==> flow/design.v <==
`timescale 1ns / 1ps
module ip_parse #(parameter inwidth = 64)(
    input clk,
    input [inwidth-1:0] din,
    input [7:0] tkeep,
    input tvalid,
    input tlast,
    output reg [inwidth-1:0] out,
    output reg [7:0] out_keep,
    output reg outvalid,
    output reg tlast_out, 
    output parsing,
    output [2:0] word_on_out,
    output [3:0] TIL_out
    );
    reg header_reading = 0;
    reg[3:0] TIL = 4'b0000;
    wire TIL_odd = TIL[0];
    wire [2:0] words = TIL[3:1];
    reg [2:0] word_on = 3'b000;
    reg [31:0] overlap_delay = 31'b0;
    reg [7:0] overlap_keep = 31'b0;
    reg tvalid_delay = 0;
    reg parse = 0;
    reg tlast_out_delay = 0;
    assign parsing = parse;
    assign word_on_out = word_on;
    assign TIL_out = TIL;
    wire [7:0] tkeep_anded;
    assign tkeep_anded = tkeep & {8{tvalid}};
    initial begin
        tlast_out = 0;
    end
    always @(posedge clk)begin
        tvalid_delay <= tvalid;
        overlap_delay <= din[31:0];
        overlap_keep <= tkeep_anded[3:0];
        outvalid <= parse;
        if(header_reading) begin
            word_on <= word_on + 1;
        end
        if(word_on == words-2+TIL_odd & tvalid) begin
            header_reading <= 0;
            parse <= 1;        
        end
        if(~tvalid_delay & tvalid) begin
            TIL <= din[59:56];
            header_reading <= 1;
            word_on <= 3'b000;
        end
        if(tlast_out) begin
            tlast_out <= 0;
        end
        if(tlast_out_delay) begin
            tlast_out <= 1;
            tlast_out_delay <= 0;
            parse <= 0;
        end
        if(tlast) begin            
            if(tkeep[3:0] == 4'b00) begin
                tlast_out <= 1; 
                parse <= 0;
            end
            else begin
                tlast_out_delay <= 1;
            end
        end
        if(parse) begin
            if(TIL_odd) begin
                out <= {{overlap_delay},{din[63:32]}};
                out_keep <= {{overlap_keep},{tkeep_anded[7:4]}};  
            end
            else begin
                out <= din;
                out_keep <= tkeep_anded;
            end     
        end
    end
endmodule
### Reports on ip_parse

What the tools print for ip_parse, step after step.
Line numbers count from 1 in the design file above.
Operators: Yosys type, input widths -> output width; for muxes data width and select width s.
Cell names lack the library's common part.
Not given: --

| inputs | value |
|---|---|
| top | ip_parse |
| clock | clk |
| standard-cell library | sky130hd |
| timing corner | tt_025C_1v80 |

### Elaborated design

Counts by Yosys on the flattened word-level netlist (proc, flatten, opt, wreduce; memories kept). Register bits leave out memories and registers merged into their read ports (data or address); mux counts leave out enables and synchronous resets folded into registers. Print and check cells are left out. Cells with the same type and inputs are merged into one.

| cells by class | value |
|---|---|
| bitwise gates (word level) | 4 |
| muxes and demuxes | 10 |
| equality and inequality tests | 1 |
| $add $sub $neg | 3 |
| reductions and logical operators | 1 |

Operators by type and width:

| cell | number |
|---|---|
| $mux 64 | 1 |
| $eq 3x32->1 | 1 |
| $add 32x1->32 | 1 |
| $and 8x8->8 | 1 |
| $mux 8 | 1 |
| $mux 1 | 8 |
| $sub 3x2->4 const B | 1 |
| $logic_not 4->1 | 1 |
| $add 3x1->3 const B | 1 |
| $and 1x1->1 | 2 |
| $not 1->1 | 1 |

| storage and ports | value |
|---|---|
| elaborated cells | 31 |
| output and inout port bits | 82 |
| input port bits | 75 |
| register bits after elaboration | 121 |

### Logic depth

Yosys ltp: most cells in a row. Word level: on the elaborated netlist, between registers, memories and ports. Mapped: between sequential cells and ports; inverters and the memories' decode and read muxes count.

| depth | value |
|---|---|
| depth after elaboration | 8 |
| ABC_AREA | 1 |
| mapped depth | 11 |
| mapped depth without buffers | 11 |

### Mapped cells and area

Yosys stat after the flow's synthesis: flattened, memories mapped to cells. It holds for the ABC_AREA given above (unset counts as 0); a run with the other value may have another netlist.

Cell types:

| cell | number | area in all (um^2) |
|---|---|---|
| edfxtp_1 | 76 | 2.28E+03 |
| dfxtp_1 | 45 | 900.864 |
| nand2_1 | 130 | 487.968 |
| o21ai_0 | 57 | 285.274 |
| inv_1 | 41 | 153.898 |
| ha_1 | 7 | 87.584 |
| buf_2 | 8 | 40.038 |
| buf_4 | 4 | 30.029 |
| clkbuf_2 | 4 | 20.019 |
| nor2_1 | 5 | 18.768 |
| a21oi_1 | 3 | 15.014 |
| nor2_2 | 2 | 12.512 |
| buf_6 | 1 | 11.261 |
| nand3_2 | 1 | 10.01 |
| a21oi_2 | 1 | 8.758 |
| a31o_2 | 1 | 8.758 |
| a21boi_0 | 1 | 7.507 |
| inv_4 | 1 | 6.256 |

Not listed: further types 3, cells in them 3.

| synthesis totals | value |
|---|---|
| buffers | 17 |
| flip-flops | 121 |
| area of sequential cells | 0.0031831 mm^2 |
| standard cells after synthesis | 391 |
| chip area (Yosys) | 0.004403 mm^2 |

### Timing after synthesis

OpenSTA on the mapped netlist: ideal clock, no wires. The path of least setup slack (recovery checks aside). Input and output delay are each 20% of the period. Register names are those of the netlist, which keeps one name where synthesis merged equal registers.

| timing path post-synthesis | value |
|---|---|
| kind | register to output |
| from | reg parse |
| to | out parsing |
| slack | 0.608 ns |
| buffers on the path | 0 |
| data arrival time | 1.936 ns |
| output delay | 0.636 ns |
| clock period | 3.18 ns |
| launch time at the first pin | 0.000 ns |
| driving pins on the path | 1 |
| required time | 2.544 ns |
| path delay | 1.936 ns |
| synthesis period reached | 2.572 ns |

"path delay" is the arrival time less input delay plus setup time.
A path that ends at an output port has no setup time.
"driving pins on the path" counts driving pins, that of a launching flip-flop among them; a cell with two outputs on the path counts twice.
"synthesis period reached" = period - worst setup slack (recovery checks aside). The figure is calculated, with input and output delays left at 20% of the set period.
At most two assigning lines are given for a register; there are more.

| on the way, post-synthesis | value |
|---|---|
| path through | dfxtp_1 |
| length of the longest elaborated chain | 0 |
| elaborated cells between the ends (all ways) | 0 |
| RTL lines with such cells | 0 |

Ends and longest elaborated chain, post-synthesis:

| element | RTL line | source |
|---|---|---|
| from (decl) | 24 | `reg parse = 0;` |
| from (assign) | 44 | `parse <= 1;` |
| from (assign) | 57 | `parse <= 0;` |
| to (decl) | 12 | `output parsing,` |

### Worst path after layout

Path of least setup slack in the final report of record 1 (OpenROAD, finished layout, wires in). Where an end is a register, its clock arrival counts in the times.

| timing path post-layout | value |
|---|---|
| kind | register to output |
| from | reg parse |
| to | out parsing |
| required time | 1.82 ns |
| buffers on the path | 1 |
| slack | 0.16 ns |
| output delay | 0.46 ns |
| clock period | 2.28 ns |
| launch time at the first pin | 0.50 ns |
| driving pins on the path | 2 |
| data arrival time | 1.67 ns |

At most two assigning lines are given for a register; there are more.

| on the way, post-layout | value |
|---|---|
| path through | dfxtp_4 > clkdlybuf4s50_1 |
| length of the longest elaborated chain | 0 |
| elaborated cells between the ends (all ways) | 0 |
| RTL lines with such cells | 0 |

Ends and longest elaborated chain, post-layout:

| element | RTL line | source |
|---|---|---|
| from (decl) | 24 | `reg parse = 0;` |
| from (assign) | 44 | `parse <= 1;` |
| from (assign) | 57 | `parse <= 0;` |
| to (decl) | 12 | `output parsing,` |

Hand-over note for ip_parse

Measured results for ip_parse: 2 stored runs of the Yosys and OpenROAD flow on sky130hd. The settings differ; the order carries no meaning. The constraints put input and output delay at 20% of the set period each and load the outputs with 0.01 pF.
By "period achieved" is meant the clock period of the run minus its worst setup slack. This is arithmetic on one report: input and output delays are still those of the set period (20% each).
"total power after layout" is the tool's figure for a default switching activity; nothing was simulated.

## Record 1

==> flow/run.sh <==
#!/bin/bash
# the make line also repeats the synthesis and layout settings of config.mk as NAME=value (left out here)
make -C /OpenROAD-flow-scripts/flow DESIGN_CONFIG=/design/flow/config.mk WORK_HOME=/design/flow/orfs CLKGATE_MAP_FILE= finish
==> flow/config.mk <==
export PLATFORM = sky130hd
export DESIGN_NAME = ip_parse
export DESIGN_NICKNAME = ip_parse
export VERILOG_FILES = /design/flow/design.v
export SDC_FILE = /design/flow/constraint.sdc
export NUM_CORES = 4
export LEC_CHECK = 0
export ABC_AREA = 1
export CAP_MARGIN = 10
export CORE_MARGIN = 2
export CORE_UTILIZATION = 54
export GPL_ROUTABILITY_DRIVEN = 0
export SETUP_SLACK_MARGIN = 0.07
export SLEW_MARGIN = 25
==> flow/constraint.sdc <==
create_clock -name core_clock -period 2.28 [get_ports {clk}]
set_input_delay 0.4560 -clock core_clock [delete_from_list [all_inputs] [get_ports {clk}]]
set_output_delay 0.4560 -clock core_clock [all_outputs]
set_load 0.01 [all_outputs]

| result of record 1 | value |
|---|---|
| setup total negative slack | 0.000 ns |
| total power after layout | 6013 µW |
| setup slack of the worst path | 0.158 ns |
| die area | 0.0088915 mm^2 |
| standard-cell area after layout | 0.0066701 mm^2 |
| smallest hold slack | 0.425 ns |
| utilization in the final report | 85.4% |
| synthesis area | 0.004403 mm^2 |
| period achieved | 2.122 ns |

## Record 2

==> flow/run.sh <==
#!/bin/bash
# the make line also repeats the synthesis and layout settings of config.mk as NAME=value (left out here)
make -C /OpenROAD-flow-scripts/flow DESIGN_CONFIG=/design/flow/config.mk WORK_HOME=/design/flow/orfs CLKGATE_MAP_FILE= finish
==> flow/config.mk <==
export PLATFORM = sky130hd
export DESIGN_NAME = ip_parse
export DESIGN_NICKNAME = ip_parse
export VERILOG_FILES = /design/flow/design.v
export SDC_FILE = /design/flow/constraint.sdc
export NUM_CORES = 4
export LEC_CHECK = 0
export ABC_AREA = 1
export CAP_MARGIN = 20
export CELL_PAD_IN_SITES_GLOBAL_PLACEMENT = 2
export CORE_ASPECT_RATIO = 0.78
export CORE_MARGIN = 3
export CORE_UTILIZATION = 38
export CTS_CLUSTER_DIAMETER = 90
export GPL_ROUTABILITY_DRIVEN = 1
export GPL_TIMING_DRIVEN = 1
export MAX_ROUTING_LAYER = met4
export PLACE_DENSITY_LB_ADDON = 0.22
export SETUP_SLACK_MARGIN = -0.02
export SLEW_MARGIN = 20
export TNS_END_PERCENT = 10
==> flow/constraint.sdc <==
create_clock -name core_clock -period 2.7 [get_ports {clk}]
set_input_delay 0.5400 -clock core_clock [delete_from_list [all_inputs] [get_ports {clk}]]
set_output_delay 0.5400 -clock core_clock [all_outputs]
set_load 0.01 [all_outputs]

| result of record 2 | value |
|---|---|
| synthesis area | 0.004403 mm^2 |
| die area | 0.0129242 mm^2 |
| period achieved | 1.976 ns |
| total power after layout | 4784 µW |
| standard-cell area after layout | 0.0066464 mm^2 |
| smallest hold slack | 0.464 ns |
| setup slack of the worst path | 0.724 ns |
| utilization in the final report | 59.2% |
| setup total negative slack | 0.000 ns |

End of note.
